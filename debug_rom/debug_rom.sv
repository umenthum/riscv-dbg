==> flow/design.v <==
module debug_rom (
  input  logic         clk_i,
  input  logic         req_i,
  input  logic [63:0]  addr_i,
  output logic [63:0]  rdata_o
);
  localparam int unsigned RomSize = 19;
  const logic [RomSize-1:0][63:0] mem = {
    64'h00000000_7b200073,
    64'h7b302573_7b202473,
    64'h10852423_f1402473,
    64'ha85ff06f_7b302573,
    64'h7b202473_10052223,
    64'h00100073_7b302573,
    64'h7b202473_10052623,
    64'h00c51513_00c55513,
    64'h00000517_fd5ff06f,
    64'hfa041ce3_00247413,
    64'h40044403_00a40433,
    64'hf1402473_02041c63,
    64'h00147413_40044403,
    64'h00a40433_10852023,
    64'hf1402473_00c51513,
    64'h00c55513_00000517,
    64'h7b351073_7b241073,
    64'h0ff0000f_04c0006f,
    64'h07c0006f_00c0006f
  };
  logic [$clog2(RomSize)-1:0] addr_q;
  always_ff @(posedge clk_i) begin
    if (req_i) begin
      addr_q <= addr_i[$clog2(RomSize)-1+3:3];
    end
  end
  always_comb begin : p_outmux
    rdata_o = '0;
    if (addr_q < $clog2(RomSize)'(RomSize)) begin
        rdata_o = mem[addr_q];
    end
  end
endmodule
# ---- Reports on debug_rom
# The steps from the RTL of debug_rom to its reports follow in flow order.
# Line numbers count from 1 in the design file above.
# Operators: Yosys type, input widths -> output width; for muxes data width and select width s.
# Library cell names are shortened.
# A cell with n/a has no value.
dict set report inputs {
  top_module {debug_rom}
  clock_port {clk_i}
  library {sky130hd}
  pvt_corner {tt_025C_1v80}
}

# ---- Elaborated design
# Yosys after proc, flatten, opt, wreduce and memory -nomap, before mapping. Enables and synchronous resets that opt folds into registers are not counted as muxes. Memory bits, and registers merged into a memory's read port (data or address), are not among the register bits. Print and check cells are not counted. Equal cells are merged and count once.
dict set report word_totals {
  regBits 5
  output_inout_bits 64
}
dict set report classes {
  compare 1
  shift 1
  mux 1
}
# op n
set ops {}
lappend ops {{$shiftx 1216x12->64 const A} 1}
lappend ops {{$mux 64} 1}
lappend ops {{$lt 5x5->1 const B} 1}

# ---- Longest topological paths
# Depth = most cells in a row (Yosys ltp): at word level without a register or memory, in the mapped netlist without a sequential cell, where the memories' decode and read muxes count.
dict set report logic_depth {
  ltp_word 2
  abc_area 1
  mapped_depth 9
}

# ---- Netlist
# The flow's flattened synthesis, as Yosys stat reports it; memories are mapped. The netlist is that of the ABC_AREA named above (0 if unset); the other value can give another one.
# cell n type_area_um2
set types {}
lappend types {nand2_1 70 262.752}
lappend types {edfxtp_1 5 150.144}
lappend types {nor2_1 30 112.608}
lappend types {ha_1 8 100.096}
lappend types {buf_4 13 97.594}
lappend types {inv_1 25 93.84}
lappend types {a21oi_1 16 80.077}
lappend types {nand3_1 13 65.062}
lappend types {o21ai_0 13 65.062}
lappend types {buf_6 5 56.304}
lappend types {o21ai_1 7 35.034}
lappend types {nand2_4 3 33.782}
lappend types {nor2_4 3 33.782}
lappend types {nand2_2 5 31.28}
lappend types {buf_8 2 30.029}
lappend types {inv_2 6 22.522}
lappend types {nor2_8 1 20.019}
lappend types {o22ai_1 3 18.768}
# Other cell types: 11; their cells: 12.
dict set report synth_totals {
  stdcells 240
  yosys_area_um2 1391.3
  sequential_area_um2 150.1
  flip_flops 5
  buf_cells 20
}

# ---- Worst setup path after synthesis
# Source: OpenSTA report_checks on the synthesized netlist (no wires, ideal clock, input and output delay 20% of the period each), path of least setup slack; recovery checks are left aside. Register names are those of the netlist, which keeps one name where synthesis merged equal registers.
dict set report synth_timing {
  kind {register to output}
  from {register addr_q[1]}
  to {output port rdata_o[61]}
  clock_period_ns 3.06
  out_delay_ns 0.612
  t_first_pin_ns 0.000
  arrival_ns 1.611
  required_ns 2.448
  setup_slack_ns 0.837
  delay_ns 1.611
  path_stages 10
  path_buffers 0
  period_less_setup_slack_ns 2.223
}
# "delay_ns" = arrival - input delay + setup time.
# A path that ends at an output port has no setup time.
# "path_stages" counts driving pins, that of a launching flip-flop among them; a cell with two outputs on the path counts twice.
# "period_less_setup_slack_ns" = period - worst setup slack (recovery checks aside). The figure is calculated, with input and output delays left at 20% of the set period.
# Between the ends stands the longest chain of elaborated cells between them, by number of cells; it is not shown to be the way that was timed. Of several equally long chains one is given.
# A line is the first line of the expression or statement that the cell stems from. Yosys adds cells for indexed reads and writes and turns some case tables into memories.
dict set report synth_between {
  path_cell_list {edfxtp_1 > inv_2 > ha_1 > inv_1 > nand2_1 > nand2_1 > inv_1 > nand2_1 > inv_1 > nor2_1}
  elab_chain_cells 2
  cone_cells 3
  lines_between 2
  cone_classes {compare: 1; shift: 1; mux: 1}
}
# item line
set synth_lines {}
lappend synth_lines {{start: declaration} 29} ;# logic [$clog2(RomSize)-1:0] addr_q;
lappend synth_lines {{start: assignment} 32} ;# addr_q <= addr_i[$clog2(RomSize)-1+3:3];
lappend synth_lines {{$lt 5x5->1} 37} ;# if (addr_q < $clog2(RomSize)'(RomSize)) begin
lappend synth_lines {{$mux 64} 37}
lappend synth_lines {{end: declaration} 5} ;# output logic [63:0]  rdata_o

## Implementation results

debug_rom: 2 stored runs of the Yosys and OpenROAD flow on sky130hd. The settings differ; the order carries no meaning. The constraints put input and output delay at 20% of the set period each and load the outputs with 0.01 pF.

# entry A
==> flow/run.sh <==
#!/bin/bash
# the make line also repeats the synthesis and layout settings of config.mk as NAME=value (left out here)
make -C /OpenROAD-flow-scripts/flow DESIGN_CONFIG=/design/flow/config.mk WORK_HOME=/design/flow/orfs CLKGATE_MAP_FILE= finish
==> flow/config.mk <==
export PLATFORM = sky130hd
export DESIGN_NAME = debug_rom
export DESIGN_NICKNAME = debug_rom
export VERILOG_FILES = /design/flow/design.v
export SDC_FILE = /design/flow/constraint.sdc
export NUM_CORES = 4
export LEC_CHECK = 0
export ABC_AREA = 1
export CAP_MARGIN = 20
export CELL_PAD_IN_SITES_DETAIL_PLACEMENT = 2
export CELL_PAD_IN_SITES_GLOBAL_PLACEMENT = 3
export CORE_ASPECT_RATIO = 1.43
export CORE_MARGIN = 2
export CORE_UTILIZATION = 62
export GPL_ROUTABILITY_DRIVEN = 1
export HOLD_SLACK_MARGIN = 0.22
export MIN_ROUTING_LAYER = met1
export PLACE_DENSITY_LB_ADDON = 0.27
export SETUP_SLACK_MARGIN = 0.52
export SLEW_MARGIN = 35
export TNS_END_PERCENT = 30
==> flow/constraint.sdc <==
create_clock -name core_clock -period 3.48 [get_ports {clk_i}]
set_input_delay 0.6960 -clock core_clock [delete_from_list [all_inputs] [get_ports {clk_i}]]
set_output_delay 0.6960 -clock core_clock [all_outputs]
set_load 0.01 [all_outputs]

==> entry A: results <==
outcome="incomplete, placement halted on FLW-0024"

# entry B
==> flow/run.sh <==
#!/bin/bash
# the make line also repeats the synthesis and layout settings of config.mk as NAME=value (left out here)
make -C /OpenROAD-flow-scripts/flow DESIGN_CONFIG=/design/flow/config.mk WORK_HOME=/design/flow/orfs CLKGATE_MAP_FILE= finish
==> flow/config.mk <==
export PLATFORM = sky130hd
export DESIGN_NAME = debug_rom
export DESIGN_NICKNAME = debug_rom
export VERILOG_FILES = /design/flow/design.v
export SDC_FILE = /design/flow/constraint.sdc
export NUM_CORES = 4
export LEC_CHECK = 0
export ABC_AREA = 1
export CAP_MARGIN = 20
export CORE_MARGIN = 5
export CORE_UTILIZATION = 43
export GPL_ROUTABILITY_DRIVEN = 0
export GPL_TIMING_DRIVEN = 0
export HOLD_SLACK_MARGIN = 0.29
export MIN_ROUTING_LAYER = met2
export PLACE_DENSITY_LB_ADDON = 0.04
export SLEW_MARGIN = 20
==> flow/constraint.sdc <==
create_clock -name core_clock -period 1.92 [get_ports {clk_i}]
set_input_delay 0.3840 -clock core_clock [delete_from_list [all_inputs] [get_ports {clk_i}]]
set_output_delay 0.3840 -clock core_clock [all_outputs]
set_load 0.01 [all_outputs]

==> entry B: results <==
outcome="incomplete, routing halted on GRT-0232"
